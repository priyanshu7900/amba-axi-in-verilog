==> flow/design.v <==
module axi_master
(
 input wire m_axi_aclk,
 input wire m_axi_aresetn,
 output reg [2:0] m_axi_awid ,
 output reg [31:0] m_axi_awaddr,
 output reg [2:0] m_axi_awsize,
 output reg [1:0] m_axi_awburst,
 output reg [7:0] m_axi_awlen,
 output reg [1:0] m_axi_awlock ,
 output reg [3:0] m_axi_awcache,
 output reg [2:0] m_axi_awprot,
 output reg [3:0] m_axi_awqos,
 output reg [4:0] m_axi_awuser,
 output reg m_axi_awvalid,
 input wire m_axi_awready,
 output reg [2:0] m_axi_wid ,
 output reg [31:0] m_axi_wdata,
 output reg [3:0] m_axi_wstrb,
 output reg m_axi_wlast,
 output reg m_axi_wvalid,
 input wire m_axi_wready,
 input wire m_axi_bid,
 input wire m_axi_bresp,
 input wire m_axi_bvalid,
 output reg m_axi_bready,
 output reg [2:0] m_axi_arid,
 output reg [31:0] m_axi_araddr,
 output reg [7:0] m_axi_arlen,
 output reg [2:0] m_axi_arsize,
 output reg [1:0] m_axi_arburst,
 output reg [1:0] m_axi_arlock,
 output reg [3:0] m_axi_arcache,
 output reg [2:0] m_axi_arprot,
 output reg [3:0] m_axi_arqos,
 output reg [4:0] m_axi_aruser,
 output reg m_axi_arvalid,
 input wire m_axi_arready,
 input wire [2:0] m_axi_rid ,
 input wire [31:0] m_axi_rdata,
 input wire [1:0] m_axi_rresp ,
 input wire m_axi_rlast,
 input wire m_axi_rvalid,
 output reg m_axi_rready,
 input wire wr,
 input wire [23:0] wr_addr,
 input wire [7:0] wr_burst_len,
 input wire [1:0] wr_burst_type,
 input wire [31:0] wr_din,
 input wire [3:0] wr_strbin,
 input wire [23:0] rd_addr,
 input wire [7:0] rd_burst_len,
 input wire [1:0] rd_burst_type,
 output reg [31:0] rout,
 output reg [1:0] resp
	);
localparam idle = 0,
 detect_op = 1,
 send_waddr = 2,
 send_wdata = 3,
 wdata_last = 4,
 wait_for_wr_resp = 5,
 comp_wr_tx = 6,
 no_ack_waddr = 7, 
 no_ack_wdata = 8,
 send_raddr = 9,
 read_rdata = 10,
 no_ack_raddr = 11,
 no_ack_rdata = 12,
 comp_rd_tx = 13;
integer burst_count = 0, wr_count = 0, rd_count = 0; 
reg [3:0] state = idle, next_state = idle;
reg [31:0] din = 0;
 initial 
 begin 
 m_axi_awvalid = 0;
 m_axi_awid = 0;
 m_axi_awaddr = 0;
 m_axi_awprot = 0;
 m_axi_wvalid = 0;
 m_axi_awlen = 0;
 m_axi_awsize = 0;
 m_axi_awburst = 0;
 m_axi_awlock = 0;
 m_axi_awcache = 0;
 m_axi_awqos = 0;
 m_axi_awuser = 0;
 m_axi_wid = 0;
 m_axi_wstrb = 0;
 m_axi_wlast = 0;
 m_axi_bready = 0;
 m_axi_arvalid = 0;
 m_axi_arid = 0;
 m_axi_araddr = 0;
 m_axi_arlen = 0;
 m_axi_arsize = 0;
 m_axi_arburst = 0;
 m_axi_arqos = 0;
 m_axi_arprot = 0;
 m_axi_arlock = 0;
 m_axi_arcache = 0;
 m_axi_aruser = 0;
 m_axi_rready = 0;
 burst_count = 0;
 din = 0;
 m_axi_wdata = 0;
 state = idle; 
 rout = 0;
 resp = 0; 
 end
always @(posedge m_axi_aclk) begin
 if (!m_axi_aresetn) begin
 state <= idle;
 end else begin
 case (state)
 idle: begin
 m_axi_awvalid <= 0;
 m_axi_awid <= 0;
 m_axi_awaddr <= 0;
 m_axi_awprot <= 0;
 m_axi_wvalid <= 0;
 m_axi_awlen <= 0;
 m_axi_awsize <= 0;
 m_axi_awburst <= 0;
 m_axi_awlock <= 0;
 m_axi_awcache <= 0;
 m_axi_awqos <= 0;
 m_axi_awuser <= 0;
 m_axi_wid <= 0;
 m_axi_wstrb <= 0;
 m_axi_wlast <= 0;
 m_axi_wdata <= 0;
 m_axi_bready <= 0;
 m_axi_arvalid <= 0;
 m_axi_arid <= 0;
 m_axi_araddr <= 0;
 m_axi_arlen <= 0;
 m_axi_arsize <= 0;
 m_axi_arburst <= 0;
 m_axi_arqos <= 0;
 m_axi_arprot <= 0;
 m_axi_arlock <= 0;
 m_axi_arcache <= 0;
 m_axi_aruser <= 0;
 m_axi_rready <= 0;
 burst_count <= 0;
 din <= 0;
 state <= detect_op;
 end
 detect_op: begin
 if (wr) 
 state <= send_waddr;
 else 
 state <= send_raddr;
 end
 send_waddr: begin
 din <= wr_din * 5;
 m_axi_awaddr <= wr_addr;
 m_axi_awvalid <= 1;
 m_axi_wvalid <= 1;
 m_axi_awlen <= wr_burst_len;
 m_axi_awsize <= 3'b010;
 m_axi_awburst <= wr_burst_type;
 m_axi_wdata <= wr_din;
 m_axi_wstrb <= wr_strbin << 1;
 m_axi_wlast <= 0;
 burst_count <= wr_burst_len; 
 m_axi_bready <= 1;
 if (m_axi_awready == 1) begin
 state <= send_wdata;
 wr_count <= 0;
 m_axi_awvalid <= 0;
 m_axi_awaddr <= 0;
 m_axi_awlen <= 0;
 m_axi_awsize <= 0;
 m_axi_awburst <= 0;
 end else if (wr_count == 15) begin
 state <= no_ack_waddr;
 wr_count <= 0;
 end else begin
 state <= send_waddr;
 wr_count <= wr_count + 1;
 end
 end
 send_wdata: begin
 if (m_axi_wready && burst_count != 1) begin
 burst_count <= burst_count - 1;
 din <= din * 5;
 m_axi_wdata <= din;
 state <= send_wdata;
 wr_count <= 0;
 end else if (m_axi_wready && burst_count == 1) begin
 burst_count <= burst_count - 1;
 m_axi_wdata <= din;
 state <= wdata_last;
 m_axi_wlast <= 1;
 wr_count <= 0;
 end else if (wr_count == 15) begin
 state <= no_ack_wdata;
 end else begin
 state <= send_wdata;
 wr_count <= wr_count + 1;
 end
 end
 wdata_last: begin
 if (m_axi_wready && burst_count == 0) begin
 state <= wait_for_wr_resp;
 m_axi_wvalid <= 0;
 burst_count <= 0;
 m_axi_wlast <= 0;
 m_axi_wdata <= 0;
 end
 end
 no_ack_wdata, no_ack_waddr: begin
 state <= wait_for_wr_resp;
 end
 wait_for_wr_resp: begin
 if (m_axi_bvalid == 1) begin 
 state <= comp_wr_tx;
 m_axi_bready <= 0;
 end else if (wr_count == 15) begin
 state <= idle;
 wr_count <= 0;
 end else begin
 state <= wait_for_wr_resp;
 wr_count <= wr_count + 1;
 end
 end
 comp_wr_tx: begin
 m_axi_awaddr <= 0;
 m_axi_awvalid <= 0;
 m_axi_wvalid <= 0;
 m_axi_wlast <= 0;
 m_axi_wdata <= 0;
 burst_count <= 0;
 m_axi_bready <= 0;
 state <= idle;
 end
 send_raddr: begin
 m_axi_araddr <= rd_addr;
 m_axi_arlen <= rd_burst_len;
 m_axi_arsize <= 3'b010;
 m_axi_arburst <= rd_burst_type;
 m_axi_arvalid <= 1;
 m_axi_rready <= 0;
 if (m_axi_arready == 1) begin
 state <= read_rdata;
 m_axi_arvalid <= 0;
 rd_count <= 0;
 end else if (rd_count == 15) begin
 state <= no_ack_raddr;
 rd_count <= 0; 
 end else begin
 state <= send_raddr;
 rd_count <= rd_count + 1;
 end 
 end
 read_rdata: begin
 m_axi_araddr <= 0;
 m_axi_arlen <= 0;
 m_axi_arsize <= 0;
 m_axi_arburst <= 0;
 m_axi_arvalid <= 0;
 m_axi_rready <= 1;
 if ((m_axi_rvalid == 1'b1) && (m_axi_rlast != 1)) begin
 rout <= m_axi_rdata;
 resp <= m_axi_rresp;
 state <= read_rdata;
 rd_count <= 0;
 end else if ((m_axi_rvalid == 1'b1) && (m_axi_rlast == 1)) begin
 rout <= m_axi_rdata;
 resp <= m_axi_rresp;
 state <= comp_rd_tx;
 rd_count <= 0;
 end else if (rd_count == 15) begin
 state <= no_ack_rdata;
 rd_count <= 0;
 end else begin
 rd_count <= rd_count + 1;
 state <= read_rdata;
 end
 end
 no_ack_raddr, no_ack_rdata: begin
 m_axi_rready <= 0;
 state <= idle;
 rout <= 0;
 resp <= 0;
 end 
 comp_rd_tx: begin
 m_axi_rready <= 0;
 state <= idle;
 rout <= 0;
 resp <= 0;
 end
 default: state <= idle;
 endcase
 end
end
endmodule
### From RTL to reports: axi_master

What the tools print for axi_master, step after step.
Lines are those of the file above, counted from 1.
Operators carry their Yosys type and port widths (W data, S select, Z words).
Library cell names are shortened.
A cell with n/a has no value.

| set-up | value |
|---|---|
| design top | axi_master |
| clock input | m_axi_aclk |
| standard-cell library | sky130hd |
| corner | tt_025C_1v80 |

### Elaborated design

Counts by Yosys on the flattened word-level netlist (proc, flatten, opt, wreduce; memories kept). Register bits leave out memories and registers merged into their read ports (data or address). Print and check cells are left out. Cells with the same type and inputs are merged into one.

| cells by class | value |
|---|---|
| add/subtract/negate cells | 3 |
| $mul | 2 |
| eq/ne operators | 26 |
| multiplexer cells | 67 |
| bitwise gates (word level) | 1 |
| reductions and logical operators | 37 |

Operator list:

| kind | number |
|---|---|
| $mux W32 | 18 |
| $pmux W32 S4 | 2 |
| $pmux W32 S2 | 4 |
| $mul A32 B3 Y32 const B | 2 |
| $pmux W32 S3 | 2 |
| $add A32 B2 Y32 const B | 2 |
| $eq A32 B5 Y1 const B | 2 |
| $pmux W4 S9 | 1 |
| $sub A32 B2 Y32 const B | 1 |
| $eq A32 B2 Y1 const B | 1 |
| $ne A32 B2 Y1 const B | 1 |
| $logic_not A32 Y1 | 1 |
| $pmux W8 S2 | 2 |
| $eq A4 B4 Y1 const B | 6 |
| $mux W24 | 1 |
| $mux W3 | 7 |
| $mux W4 | 5 |
| $eq A4 B3 Y1 const B | 4 |
| $reduce_bool A3 Y1 | 5 |
| $ne A2 B2 Y1 const B | 6 |
| $reduce_bool A2 Y1 | 6 |
| $reduce_and A3 Y1 | 4 |
| $pmux W3 S2 | 2 |
| $pmux W2 S2 | 3 |
| $mux W2 | 6 |
| $reduce_and A2 Y1 | 5 |
| $pmux W1 S3 | 3 |
| $eq A4 B2 Y1 const B | 2 |

Not listed: further kinds 16, cells in them 32.

| bit counts | value |
|---|---|
| register bits | 298 |
| input port bits | 152 |
| output and inout port bits | 211 |
| word-level cells | 159 |

### Logic depth

Yosys ltp: most cells in a row. Word level: on the elaborated netlist, between registers, memories and ports. Mapped: between sequential cells and ports; inverters and the memories' decode and read muxes count.

| logic depth | value |
|---|---|
| word-level depth | 5 |
| ABC_AREA | 0 |
| mapped depth | 12 |
| gate-level depth less buffers | 12 |

### Synthesis result

Yosys stat after the flow's synthesis: flattened, memories mapped to cells. It holds for the ABC_AREA given above (unset counts as 0); a run with the other value may have another netlist.
The area totals of this step are shown rounded.

| synthesis totals | value |
|---|---|
| cell count | 1510 |
| chip area (Yosys) | 16500 µm² |
| sequential area | 8280 µm² |
| flip-flop cells | 277 |
| buffer cells | 117 |

Cell types:

| cell type | number | area in all (µm²) |
|---|---|---|
| edfxtp_1 | 273 | 8.2E+03 |
| ha_1 | 119 | 1.49E+03 |
| and2_1 | 109 | 681.904 |
| xor2_1 | 65 | 569.296 |
| nor2_1 | 142 | 533.011 |
| buf_4 | 66 | 495.475 |
| xnor2_1 | 55 | 481.712 |
| a21oi_1 | 84 | 420.403 |
| a22o_1 | 40 | 350.336 |
| nand2_1 | 89 | 334.07 |
| a21o_1 | 38 | 285.274 |
| o21ai_0 | 45 | 225.216 |
| nand3_1 | 38 | 190.182 |
| clkbuf_1 | 46 | 172.666 |
| and3_1 | 23 | 143.888 |
| nor4_1 | 21 | 131.376 |
| nand4_1 | 20 | 125.12 |
| nor3_1 | 25 | 125.12 |

Not listed: further types 50, cells in them 212.

### Path before layout

Source: OpenSTA report_checks on the synthesized netlist (no wires, ideal clock, input and output delay 20% of the period each), path of least setup slack; recovery checks are left aside. Register names are those of the netlist, which keeps one name where synthesis merged equal registers.

| timing post-synthesis | value |
|---|---|
| path kind | register -> register |
| from | register burst_count[5] |
| to | register burst_count[0] |
| clock period | 8290 ps |
| setup time | 581 ps |
| time at the first pin | 0 ps |
| data arrival time | 6814 ps |
| data required time | 7709 ps |
| setup slack | 895 ps |
| delay of the path | 7395 ps |
| stages | 8 |
| path buffers | 0 |
| period reached after synthesis | 7395 ps |

"delay of the path" is the arrival time less input delay plus setup time.
"stages": output pins that drive a net of the path, with the launching flip-flop's if there is one; two outputs of one cell count as two.
"period reached after synthesis" is the clock period less the worst setup slack; recovery checks do not enter. This is arithmetic on one report: input and output delays are still those of the set period (20% each).
The rows between start and end are the longest chain of elaborated cells between them; the timing report does not say that the signal goes this way. Where chains are equally long, one stands for them.
Each line given opens the expression or statement behind the cell; cells for indexed reads and writes are added by Yosys, which also makes memories of some case tables.
At most two assigning lines are given for a register; there are more.
Only ways into the end's enable, where the timed path ends, are counted here.

| on the way, post-synthesis | value |
|---|---|
| path through | edfxtp_1 or4_4 or3_4 nor4b_1 nand4_1 o211ai_1 nand2_1 a211oi_1 |
| length of the longest elaborated chain | 4 |
| elaborated cells on any way between the ends | 9 |
| source lines of those cells | 3 |
| classes of those cells | 4 x eq/ne; 5 x reduce/logical |

RTL lines, path post-synthesis:

| what | RTL line | RTL |
|---|---|---|
| start: declaration | 71 | `integer burst_count = 0, wr_count = 0, rd_count = 0;` |
| start: assignment | 167 | `burst_count <= wr_burst_len;` |
| start: assignment | 187 | `burst_count <= burst_count - 1;` |
| $ne A32 B2 Y1 | 186 | `if (m_axi_wready && burst_count != 1) begin` |
| $logic_and A1 B1 Y1 | 186 |  |
| $ne A3 B3 Y1 | n/a |  |
| $reduce_and A4 Y1 | n/a |  |
| end: assignment | 187 |  |
| end: assignment | 193 | `burst_count <= burst_count - 1;` |
| end: declaration | 71 |  |

### Path in the finished layout

From the final timing report of record 2: the path of least setup slack in the routed layout; clock arrival at registers is part of the times.
The report prints the path's times to 10 ps; the period is as set.

| timing post-layout | value |
|---|---|
| path kind | input -> register |
| from | input port wr_din[13] |
| to | register din[23] |
| clock period | 10200 ps |
| input delay | 2040 ps |
| setup time | 280 ps |
| time at the first pin | 2040 ps |
| data arrival time | 5570 ps |
| data required time | 10470 ps |
| setup slack | 4900 ps |
| stages | 11 |
| path buffers | 1 |

The rows between start and end are the longest chain of elaborated cells between them; the timing report does not say that the signal goes this way. Where chains are equally long, one stands for them.
At most two assigning lines are given for a register; there are more.

| on the way, post-layout | value |
|---|---|
| path through | clkdlybuf4s50_1 ha_1 ha_1 a21oi_1 a21oi_1 a211o_1 a21o_1 o41ai_1 nand2_1 xnor2_1 o22ai_1 |
| length of the longest elaborated chain | 2 |
| elaborated cells on any way between the ends | 2 |
| source lines of those cells | 2 |
| classes of those cells | 1 x mul; 1 x mux |

RTL lines, path post-layout:

| what | RTL line | RTL |
|---|---|---|
| start: declaration | 49 | `input wire [31:0] wr_din,` |
| $mul A32 B3 Y32 | 157 | `din <= wr_din * 5;` |
| $pmux W32 S3 | 115 | `case (state)` |
| end: assignment | 157 |  |
| end: assignment | 188 | `din <= din * 5;` |
| end: declaration | 73 | `reg [31:0] din = 0;` |

Ticket comment

Measured data: module axi_master, platform sky130hd, 2 stored runs of the flow under differing settings, order arbitrary. Input and output delays are each 20% of the period that was set; the output load is 0.01 pF.
"time used up by the worst setup path" means the part of the period allowed to the worst setup path (the constraints hold back 20% at inputs and 20% at outputs) less its slack; where the path has registers, the arrival times of their clocks count too.
"time used up by the worst setup path" is given in steps of 10 ps.
Measured values are rounded.

## Record 1

==> flow/run.sh <==
#!/bin/bash
# the make line also repeats the synthesis and layout settings of config.mk as NAME=value (left out here)
make -C /OpenROAD-flow-scripts/flow DESIGN_CONFIG=/design/flow/config.mk WORK_HOME=/design/flow/orfs CLKGATE_MAP_FILE= finish
==> flow/config.mk <==
export PLATFORM = sky130hd
export DESIGN_NAME = axi_master
export DESIGN_NICKNAME = axi_master
export VERILOG_FILES = /design/flow/design.v
export SDC_FILE = /design/flow/constraint.sdc
export NUM_CORES = 4
export LEC_CHECK = 0
export ABC_AREA = 1
export CAP_MARGIN = 35
export CELL_PAD_IN_SITES_DETAIL_PLACEMENT = 1
export CORE_ASPECT_RATIO = 1.78
export CORE_MARGIN = 10
export CORE_UTILIZATION = 72
export CTS_CLUSTER_SIZE = 55
export GPL_TIMING_DRIVEN = 1
export MIN_ROUTING_LAYER = met2
export PLACE_DENSITY = 0.56
export SETUP_SLACK_MARGIN = 3.5
export SLEW_MARGIN = 25
export TNS_END_PERCENT = 75
==> flow/constraint.sdc <==
create_clock -name core_clock -period 12.7 [get_ports {m_axi_aclk}]
set_input_delay 2.5400 -clock core_clock [delete_from_list [all_inputs] [get_ports {m_axi_aclk}]]
set_output_delay 2.5400 -clock core_clock [all_outputs]
set_load 0.01 [all_outputs]

Record 1: did not finish, placement stopped with DPL-0033

## Record 2

==> flow/run.sh <==
#!/bin/bash
# the make line also repeats the synthesis and layout settings of config.mk as NAME=value (left out here)
make -C /OpenROAD-flow-scripts/flow DESIGN_CONFIG=/design/flow/config.mk WORK_HOME=/design/flow/orfs CLKGATE_MAP_FILE= finish
==> flow/config.mk <==
export PLATFORM = sky130hd
export DESIGN_NAME = axi_master
export DESIGN_NICKNAME = axi_master
export VERILOG_FILES = /design/flow/design.v
export SDC_FILE = /design/flow/constraint.sdc
export NUM_CORES = 4
export LEC_CHECK = 0
export CAP_MARGIN = 20
export CORE_ASPECT_RATIO = 0.7
export CORE_MARGIN = 2
export CORE_UTILIZATION = 55
export CTS_CLUSTER_DIAMETER = 363
export PLACE_DENSITY = 0.64
export SETUP_SLACK_MARGIN = 0.33
export SLEW_MARGIN = 20
==> flow/constraint.sdc <==
create_clock -name core_clock -period 10.2 [get_ports {m_axi_aclk}]
set_input_delay 2.0400 -clock core_clock [delete_from_list [all_inputs] [get_ports {m_axi_aclk}]]
set_output_delay 2.0400 -clock core_clock [all_outputs]
set_load 0.01 [all_outputs]

| result of record 2 | value |
|---|---|
| die area | 31500 µm² |
| post-route utilization | 69.2% |
| time used up by the worst setup path | 3260 ps |
| worst setup path type | input -> register |
| Yosys chip area after synthesis | 16500 µm² |
| setup slack of the critical path | 4900 ps |
| standard-cell area after layout | 20600 µm² |
