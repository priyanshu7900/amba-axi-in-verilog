==> flow/design.v <==
module axis_fifo
 ( 
 input wire aclk,
 input wire aresetn,
 input wire s_axis_tvalid,
 input wire [7:0] s_axis_tdata,
 input wire s_axis_tkeep,
 input wire s_axis_tlast,
 output reg m_axis_tvalid,  
 output reg [7:0] m_axis_tdata,  
 output reg m_axis_tkeep,  
 output reg m_axis_tlast,  
 input wire m_axis_tready  
);
reg [7:0] mem_d [16];
reg mem_k [16];
reg mem_l [16];
reg [4:0] wr_ptr;
reg [4:0] rd_ptr;
wire full;
wire empty;
reg [4:0] count;
assign full = (count == 5'd15) ? 1 : 0;
assign empty = (count == 5'd0) ? 1 : 0;
always @(posedge aclk) begin
 if(aresetn == 1'b0) begin
 wr_ptr <= 0;
 rd_ptr <= 0;
 count <= 0;
 m_axis_tvalid <= 1'b0;
 m_axis_tkeep <= 1'b0;
 m_axis_tlast <= 1'b0;
 m_axis_tdata <= 8'h00;
 for (int i = 0; i < 16; i++) begin
 mem_d[i] <= 8'h00;
 mem_k[i] <= 1'b0;
 mem_l[i] <= 1'b0;
 end
 end
 else if (s_axis_tvalid == 1'b1 && full == 1'b0) begin
 mem_d[wr_ptr] <= s_axis_tdata;
 mem_k[wr_ptr] <= s_axis_tkeep;
 mem_l[wr_ptr] <= s_axis_tlast;
 wr_ptr <= wr_ptr + 1;
 count <= count + 1;
 m_axis_tvalid <= 1'b0;
 m_axis_tkeep <= 1'b0;
 m_axis_tlast <= 1'b0;
 m_axis_tdata <= 8'h00;
 end 
 else if (m_axis_tready == 1'b1 && empty == 1'b0) begin
 m_axis_tdata <= mem_d[rd_ptr] ;
 m_axis_tkeep <= mem_k[rd_ptr];
 m_axis_tlast <= mem_l[rd_ptr];
 m_axis_tvalid <= 1'b1;
 rd_ptr <= rd_ptr + 1;
 count <= count - 1;
 end
end
endmodule
# Tool chain data of axis_fifo
# Tool output for the design above, in the order of the flow.
# Lines are those of the file above, counted from 1.
# Library cell names are shortened.
# Not given: --
# setup
top,axis_fifo
clock,aclk
library,sky130hd
pvt_corner,tt_025C_1v80

# Word-level counts
# Yosys after proc, flatten, opt, wreduce and memory -nomap, before mapping. Memory bits, and registers merged into a memory's read port (data or address), are not among the register bits. Print and check cells are not counted. Equal cells are merged and count once.
# Memory sizes are those after Yosys's memory passes, which may raise the word count (mostly to a power of two), join words into wider ones and drop unused or constant bits.
# bits
input_bits,14
mem_bits_rw,160
memories,3
output_inout_bits,11
wordCells,37
register_bits,16
# mem_list
name,size,word_bits,line,source
mem_d,16,8,15,reg [7:0] mem_d [16];
mem_k,16,1,16,reg mem_k [16];
mem_l,16,1,17,reg mem_l [16];
# classes
n_logic,4
reduce_and_logical,6
addsub,4
muxes,15
n_eq,1
# op_table
op,count
2-to-1 mux 8 bit,2
adder 5 x 1 -> 5 bit with constant B,3
2-to-1 mux 5 bit,2
2-to-1 mux 1 bit,9
2-to-1 mux 4 bit,2
subtractor 5 x 1 -> 5 bit with constant B,1
== test 5 x 4 -> 1 bit with constant B,1
zero test 5 bit,1
inverter 1 bit,4
logical AND 1 bit,2
AND reduction 2 bit,1
nonzero test 2 bit,1
OR reduction 2 bit,1

# Depth
# Longest topological path by Yosys (ltp), each cell counted once; first at word level (registers and memories cut), then after technology mapping (sequential cells cut; the memories' decode and read muxes count).
# logic_depth
word_depth,6
ABC_AREA,1
ltp_mapped,13

# Netlist
# The flow's flattened synthesis, as Yosys stat reports it; memories are mapped. The netlist is that of the ABC_AREA named above (0 if unset); the other value can give another one.
# by_type
cell_type,count,type_area_um2
edfxtp_1,128,3.84E+03
dfxtp_1,56,1.12E+03
nand2_1,293,1.1E+03
nand3_1,155,775.744
nor2_1,151,566.794
inv_1,121,454.186
o21ai_0,31,155.149
nand3_4,8,140.134
clkbuf_1,35,131.376
ha_1,9,112.608
buf_2,21,105.101
buf_6,8,90.086
o21ai_2,9,78.826
a21oi_1,10,50.048
nor2_2,8,50.048
xor2_1,4,35.034
nor2_4,2,22.522
buf_12,1,20.019
# Not listed: further types 9, cells in them 12.
# mapped
ff_cells,184
cells,1062
yosys_area_um2,8949.8

# Worst setup path after synthesis
# Path of least setup slack by OpenSTA after synthesis, without wires, with an ideal clock, recovery checks aside; 20% of the period is set as input and as output delay. Where synthesis merged equal registers, the netlist keeps one of their names.
# synth_path
path_type,in2reg
start,input port aresetn
end,memory mem_d[1][0]
path_delay_ns,1.227
setup_slack_ns,0.821
launch_ns,0.512
arrival_ns,1.410
in_delay_ns,0.512
stages,6
setup_time_ns,0.329
tclk_ns,2.56
period_less_setup_slack_ns,1.739
# "path_delay_ns" is the arrival time less input delay plus setup time.
# "stages": output pins that drive a net of the path, with the launching flip-flop's if there is one; two outputs of one cell count as two.
# "period_less_setup_slack_ns" is the clock period less the worst setup slack; recovery checks do not enter. This is arithmetic on one report: input and output delays are still those of the set period (20% each).
# Between the ends stands the longest chain of elaborated cells between them, by number of cells; it is not shown to be the way that was timed. Of several equally long chains one is given.
# A line is the first line of the expression or statement that the cell stems from. Yosys adds cells for indexed reads and writes and turns some case tables into memories.
# Only ways into the end's enable, where the timed path ends, are counted here.
# synth_via
cell_sequence,inv_1 nor2_8 buf_12 nand3_4 buf_6 nand2_1
elab_chain_len,1
# synth_lines
item,line,source
from (decl),4,"input wire aresetn,"
2-to-1 mux 4 bit,26,if(aresetn == 1'b0) begin
to (decl),15,reg [7:0] mem_d [16];

# Worst path after layout
# Path of least setup slack in the final report of flow run B (OpenROAD, finished layout, wires in). Where an end is a register, its clock arrival counts in the times.
# layout_path
path_type,in2reg
start,input port s_axis_tvalid
end,memory mem_d[0][1]
in_delay_ns,0.52
tclk_ns,2.6
launch_ns,0.52
setup_time_ns,0.34
stages,5
arrival_ns,2.17
setup_slack_ns,0.52
# Between the ends stands the longest chain of elaborated cells between them, by number of cells; it is not shown to be the way that was timed. Of several equally long chains one is given.
# Only ways into the end's enable, where the timed path ends, are counted here.
# layout_via
cell_sequence,clkdlybuf4s50_1 nand2_4 nor2_8 nand3_1 nand2_1
elab_chain_len,3
# layout_lines
item,line,source
from (decl),5,"input wire s_axis_tvalid,"
logical AND 1 bit,40,else if (s_axis_tvalid == 1'b1 && full == 1'b0) begin
2-to-1 mux 4 bit,40,
2-to-1 mux 4 bit,26,if(aresetn == 1'b0) begin
to (decl),15,reg [7:0] mem_d [16];

# Module axis_fifo, platform sky130hd: 2 stored runs of the flow (Yosys, OpenROAD) with differing settings, in no particular order. Input and output delays are each 20% of the period that was set; the output load is 0.01 pF.
# "clock_period_reached_ns": clock period set for the run, less the worst setup slack. It is reckoned from that one timing run; input and output delays stay at 20% of the period that was set.
# Among the settings, . means not set for that run.
# Among the results, . means that no value is shown for the run.
item,flow run A,flow run B
period_ns,2.3,2.6
CORE_UTILIZATION,55,40
PLACE_DENSITY_LB_ADDON,0.18,0.29
HOLD_SLACK_MARGIN,0.19,.
CORE_ASPECT_RATIO,1.33,1.33
CELL_PAD_IN_SITES_GLOBAL_PLACEMENT,3,3
CELL_PAD_IN_SITES_DETAIL_PLACEMENT,2,2
ABC_AREA,1,1
CAP_MARGIN,20,20
CORE_MARGIN,2,2
SLEW_MARGIN,20,20
TNS_END_PERCENT,.,95
GPL_ROUTABILITY_DRIVEN,.,1
CTS_CLUSTER_SIZE,.,39
ws_setup_ns,.,0.523
utilization_pct,.,45.7
dieArea_um2,.,23599.6
post_synth_area_um2,.,8949.8
clock_period_reached_ns,.,2.077
timing.setup.tns_ns,.,0.000
# Flow run A: did not finish, placement stopped with FLW-0024
