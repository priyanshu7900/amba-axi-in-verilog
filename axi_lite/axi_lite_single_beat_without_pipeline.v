==> flow/design.v <==
`timescale 1ns / 1ps
module m_axi (       
 input wire i_clk,
 i_resetn,
 input wire i_wr,
 input wire [31:0] i_din,
 input wire [3:0] i_strb,
 input wire [31:0] i_addrin,
 output reg m_axi_awvalid,
 input wire m_axi_awready,
 output reg [31:0] m_axi_awaddr,
 output reg m_axi_wvalid,
 input wire m_axi_wready,
 output reg [31:0] m_axi_wdata,
 output reg [ 3:0] m_axi_wstrb,
 input wire m_axi_bvalid,
 output reg m_axi_bready,
 input wire [ 1:0] m_axi_bresp
);
 initial m_axi_awvalid = 0;
 initial m_axi_wvalid = 0;
 initial m_axi_bready = 0;
 always @(posedge i_clk) begin
 if (i_resetn == 1'b0) begin
 m_axi_awvalid <= 0;
 m_axi_wvalid <= 0;
 m_axi_bready <= 0;
 end else if (m_axi_bready) begin
 if (m_axi_awready) m_axi_awvalid <= 0;
 if (m_axi_wready) m_axi_wvalid <= 0;
 if (m_axi_bvalid) m_axi_bready <= 0;
 end else if (i_wr) begin
 m_axi_awvalid <= 1;
 m_axi_wvalid <= 1;
 m_axi_bready <= 1;
 end
 end
 initial m_axi_awaddr = 0;
 always @(posedge i_clk) begin
 if (i_resetn == 1'b0) m_axi_awaddr <= 0;
 else if (i_wr) m_axi_awaddr <= i_addrin;
 else if (m_axi_awvalid && m_axi_awready) m_axi_awaddr <= 0;
 end
 initial m_axi_wdata = 0;
 initial m_axi_wstrb = 0;
 always @(posedge i_clk) begin
 if (i_resetn == 1'b0) begin
 m_axi_wdata <= 0;
 m_axi_wstrb <= 0;
 end else if (i_wr) begin
 m_axi_wdata <= i_din;
 m_axi_wstrb <= i_strb;
 end else if (m_axi_wvalid && m_axi_wready) begin
 m_axi_wdata <= 0;
 m_axi_wstrb <= 0;
 end
 end
endmodule
module s_axi (
 input wire i_clk,
 i_resetn,
 input wire s_axi_awvalid,
 output reg s_axi_awready,
 input wire [31:0] s_axi_awaddr,
 input wire s_axi_wvalid,
 output reg s_axi_wready,
 input wire [31:0] s_axi_wdata,
 input wire [ 3:0] s_axi_wstrb,
 output reg s_axi_bvalid,
 input wire s_axi_bready,
 output reg [ 1:0] s_axi_bresp
);
 initial s_axi_awready = 0;
 always @(posedge i_clk) begin
 if (i_resetn == 1'b0) s_axi_awready <= 0;
 else if (s_axi_awready) s_axi_awready <= 1'b0;
 else if (s_axi_awvalid) s_axi_awready <= 1'b1;
 end
 initial s_axi_wready = 0;
 always @(posedge i_clk) begin
 if (i_resetn == 1'b0) s_axi_wready <= 0;
 else if (s_axi_wready) s_axi_wready <= 1'b0;
 else if (s_axi_wvalid) s_axi_wready <= 1'b1;
 end
 reg [31:0] addr_in = 0;
 reg valid_a = 0;
 always @(posedge i_clk) begin
 if (i_resetn == 1'b0) begin
 addr_in <= 0;
 valid_a <= 0;
 end else if (s_axi_bvalid) begin
 addr_in <= 0;
 valid_a <= 0;
 end else if (s_axi_awvalid) begin
 addr_in <= s_axi_awaddr;
 valid_a <= 1'b1;
 end
 end
 reg [31:0] data_in;
 reg valid_d = 0;
 always @(posedge i_clk) begin
 if (i_resetn == 1'b0) begin
 data_in <= 0;
 valid_d <= 0;
 end else if (s_axi_bvalid) begin
 data_in <= 0;
 valid_d <= 0;
 end else if (s_axi_wvalid) begin
 data_in <= s_axi_wdata;
 valid_d <= 1;
 end
 end
 reg [31:0] mem[16];
 always @(posedge i_clk) begin
 if (i_resetn == 1'b0) begin
 for (int i = 0; i < 16; i++) begin
 mem[i] <= 0;
 end
 end else if (valid_a && valid_d & addr_in <= 15) begin
 mem[addr_in] <= data_in;
 end
 end
 initial s_axi_bvalid = 0;
 initial s_axi_bresp = 0;
 always @(posedge i_clk) begin
 if (i_resetn == 1'b0) begin
 s_axi_bvalid <= 0;
 s_axi_bresp <= 0;
 end else if (valid_a && valid_d && !s_axi_bvalid) begin
 s_axi_bvalid <= 1;
 if (addr_in <= 15) s_axi_bresp <= 2'b00;
 else s_axi_bresp <= 2'b11;
 end else if (s_axi_bvalid) begin
 s_axi_bvalid <= 0;
 s_axi_bresp <= 2'b00;
 end else begin
 s_axi_bvalid <= 0;
 s_axi_bresp <= 2'b00;
 end
 end
endmodule
==> Reports on s_axi <==
The steps from the RTL of s_axi to its reports follow in flow order.
Line numbers count from 1 in the design file above.
Operators carry their Yosys type and port widths (W data, S select, Z words).
Library cell names are shortened.
{ "design": {"design": "s_axi", "clock": "i_clk", "lib": "sky130hd", "pvt_corner": "tt_025C_1v80"} }

==> After elaboration <==
Yosys after proc, flatten, opt, wreduce and memory -nomap, before mapping. Enables and synchronous resets that opt folds into registers are not counted as muxes. Memory bits, and registers merged into a memory's read port (data or address), are not among the register bits. Print and check cells are not counted. Equal cells are merged and count once.
{ "word_totals": {"regBits": 39, "output_inout_bits": 5, "wordCells": 20} }
{ "classes": {"n_cmp": 1, "mux": 4, "logic": 1, "reduce_and_logical": 7} }
{ "op_table": {"columns": ["operator", "n"], "rows": [
  ["$le A32 B4 Y1 const B", 1],
  ["$reduce_or A2 Y1", 3],
  ["$mux W1", 3],
  ["$logic_and A1 B1 Y1", 2],
  ["$reduce_and A2 Y1", 1],
  ["$mux W2", 1],
  ["$not A1 Y1", 1],
  ["$logic_not A1 Y1", 1]
]} }

==> Logic depth <==
Longest topological path by Yosys (ltp), each cell counted once; first at word level (registers and memories cut), then after technology mapping (sequential cells cut; the memories' decode and read muxes count).
{ "depth": {"ltp_word": 3, "ABC_AREA": 0, "depth_mapped": 4} }

==> After synthesis <==
The flow's flattened synthesis, as Yosys stat reports it; memories are mapped. The netlist is that of the ABC_AREA named above (0 if unset); the other value can give another one.
Totals and module areas in this step are rounded.
{ "synth_totals": {"cell_count": 119, "mapped_area_um2": 1300, "sequential_area_um2": 681, "flip_flops": 34} }
{ "by_type": {"columns": ["type", "n", "type_area_um2"], "rows": [
  ["dfxtp_1", 34, 680.653],
  ["mux2i_1", 28, 280.269],
  ["nor2_1", 33, 123.869],
  ["nor4_2", 4, 50.048],
  ["buf_6", 4, 45.043],
  ["buf_8", 2, 30.029],
  ["nor4_1", 3, 18.768],
  ["buf_4", 2, 15.014],
  ["and3b_1", 1, 8.758],
  ["nand2_1", 2, 7.507],
  ["o21a_1", 1, 7.507],
  ["nand2b_1", 1, 6.256],
  ["nand4_1", 1, 6.256],
  ["nor2_2", 1, 6.256],
  ["buf_2", 1, 5.005],
  ["nand3_1", 1, 5.005]
]} }

==> Path before layout <==
Path of least setup slack by OpenSTA after synthesis, without wires, with an ideal clock, recovery checks aside; 20% of the period is set as input and as output delay. Where synthesis merged equal registers, the netlist keeps one of their names.
{ "synth_timing": {"path_kind": "input to register", "startpoint": "input s_axi_awvalid", "endpoint": "register addr_in[10]", "tclk_ns": 1.77, "input_delay_ns": 0.354, "launch_ns": 0.354, "arrival_time_ns": 0.842, "path_slack_ns": 0.811, "delay_ns": 0.604, "stages": 4, "n_path_buf": 2, "period_less_setup_slack_ns": 0.959} }
"delay_ns" = arrival - input delay + setup time.
"stages": output pins that drive a net of the path, with the launching flip-flop's if there is one; two outputs of one cell count as two.
"period_less_setup_slack_ns" is the clock period less the worst setup slack; recovery checks do not enter. This is arithmetic on one report: input and output delays are still those of the set period (20% each).
At most two assigning lines are given for a register; there are more.
{ "synth_between": {"path_cell_list": "buf_6 > buf_6 > mux2i_1 > nor2_1"} }
{ "synth_lines": {"columns": ["item", "line", "source"], "rows": [
  ["start, declared", 62, "input wire s_axi_awvalid,"],
  ["end, assigned", 89, "addr_in <= 0;"],
  ["end, assigned", 95, "addr_in <= s_axi_awaddr;"],
  ["end, declared", 85, "reg [31:0] addr_in = 0;"]
]} }
No chain of elaborated cells between the ends is given.

==> Worst path after layout <==
Path of least setup slack in the final report of run A (OpenROAD, finished layout, wires in). Where an end is a register, its clock arrival counts in the times.
{ "layout_timing": {"path_kind": "register to output", "startpoint": "register (no name shown)", "endpoint": "output s_axi_bresp[1]", "tclk_ns": 1.26, "out_delay_ns": 0.25, "launch_ns": 0.32, "arrival_time_ns": 0.92, "path_slack_ns": 0.09, "stages": 2, "n_path_buf": 1} }
{ "layout_between": {"path_cell_list": "dfxtp_1 > dlygate4sd2_1"} }
{ "layout_lines": {"columns": ["item", "line", "source"], "rows": [
  ["end, declared", 71, "output reg [ 1:0] s_axi_bresp"]
]} }
No chain of elaborated cells between the ends is given.

Memo
Re: implementation data of s_axi

Flow measurements of s_axi on sky130hd: 2 stored runs with different settings, listed in no order. Input and output delays are each 20% of the period that was set; the output load is 0.01 pF.
"achieved_period_ns" = clock period - worst setup slack. The figure is calculated, with input and output delays left at 20% of the set period.
"worst_setup_path_time_ns" means the part of the period allowed to the worst setup path (the constraints hold back 20% at inputs and 20% at outputs) less its slack; where the path has registers, the arrival times of their clocks count too.
By "power_w" is meant OpenSTA's value without simulated activity: inputs other than the clock are taken to toggle once in ten clock periods, and the tool carries that through the logic.
The measured numbers are rounded.
[
  {
    "run": "run A",
    "settings": { "period_ns": 1.26, "CORE_UTILIZATION": 53, "SETUP_SLACK_MARGIN": -0.12, "PLACE_DENSITY_LB_ADDON": 0.06, "TNS_END_PERCENT": 70, "ABC_AREA": 0, "GPL_ROUTABILITY_DRIVEN": 1, "SLEW_MARGIN": 15, "MIN_ROUTING_LAYER": "met1", "MAX_ROUTING_LAYER": "met4", "CAP_MARGIN": 20, "CORE_MARGIN": 2 },
    "results": { "timing.hold.ws_ns": 0.419, "achieved_period_ns": 1.174, "total_negative_slack_ns": 0.000, "synth_chip_area_um2": 1300, "ws_setup_ns": 0.086, "total_die_area_um2": 2860, "post_route_stdcell_area_um2": 1670, "power_w": 0.00199, "worst_setup_path_time_ns": 0.92, "timing.worst_path_kind": "register to output", "post_route_util_frac": 0.742 }
  },
  {
    "run": "run B",
    "settings": { "period_ns": 0.931, "CORE_UTILIZATION": 68, "SETUP_SLACK_MARGIN": 0.03, "MAX_ROUTING_LAYER": "met5", "CAP_MARGIN": 20, "CORE_MARGIN": 2, "SLEW_MARGIN": 20 },
    "outcome": "stopped before the end: clock tree synthesis reported DPL-0038"
  }
]
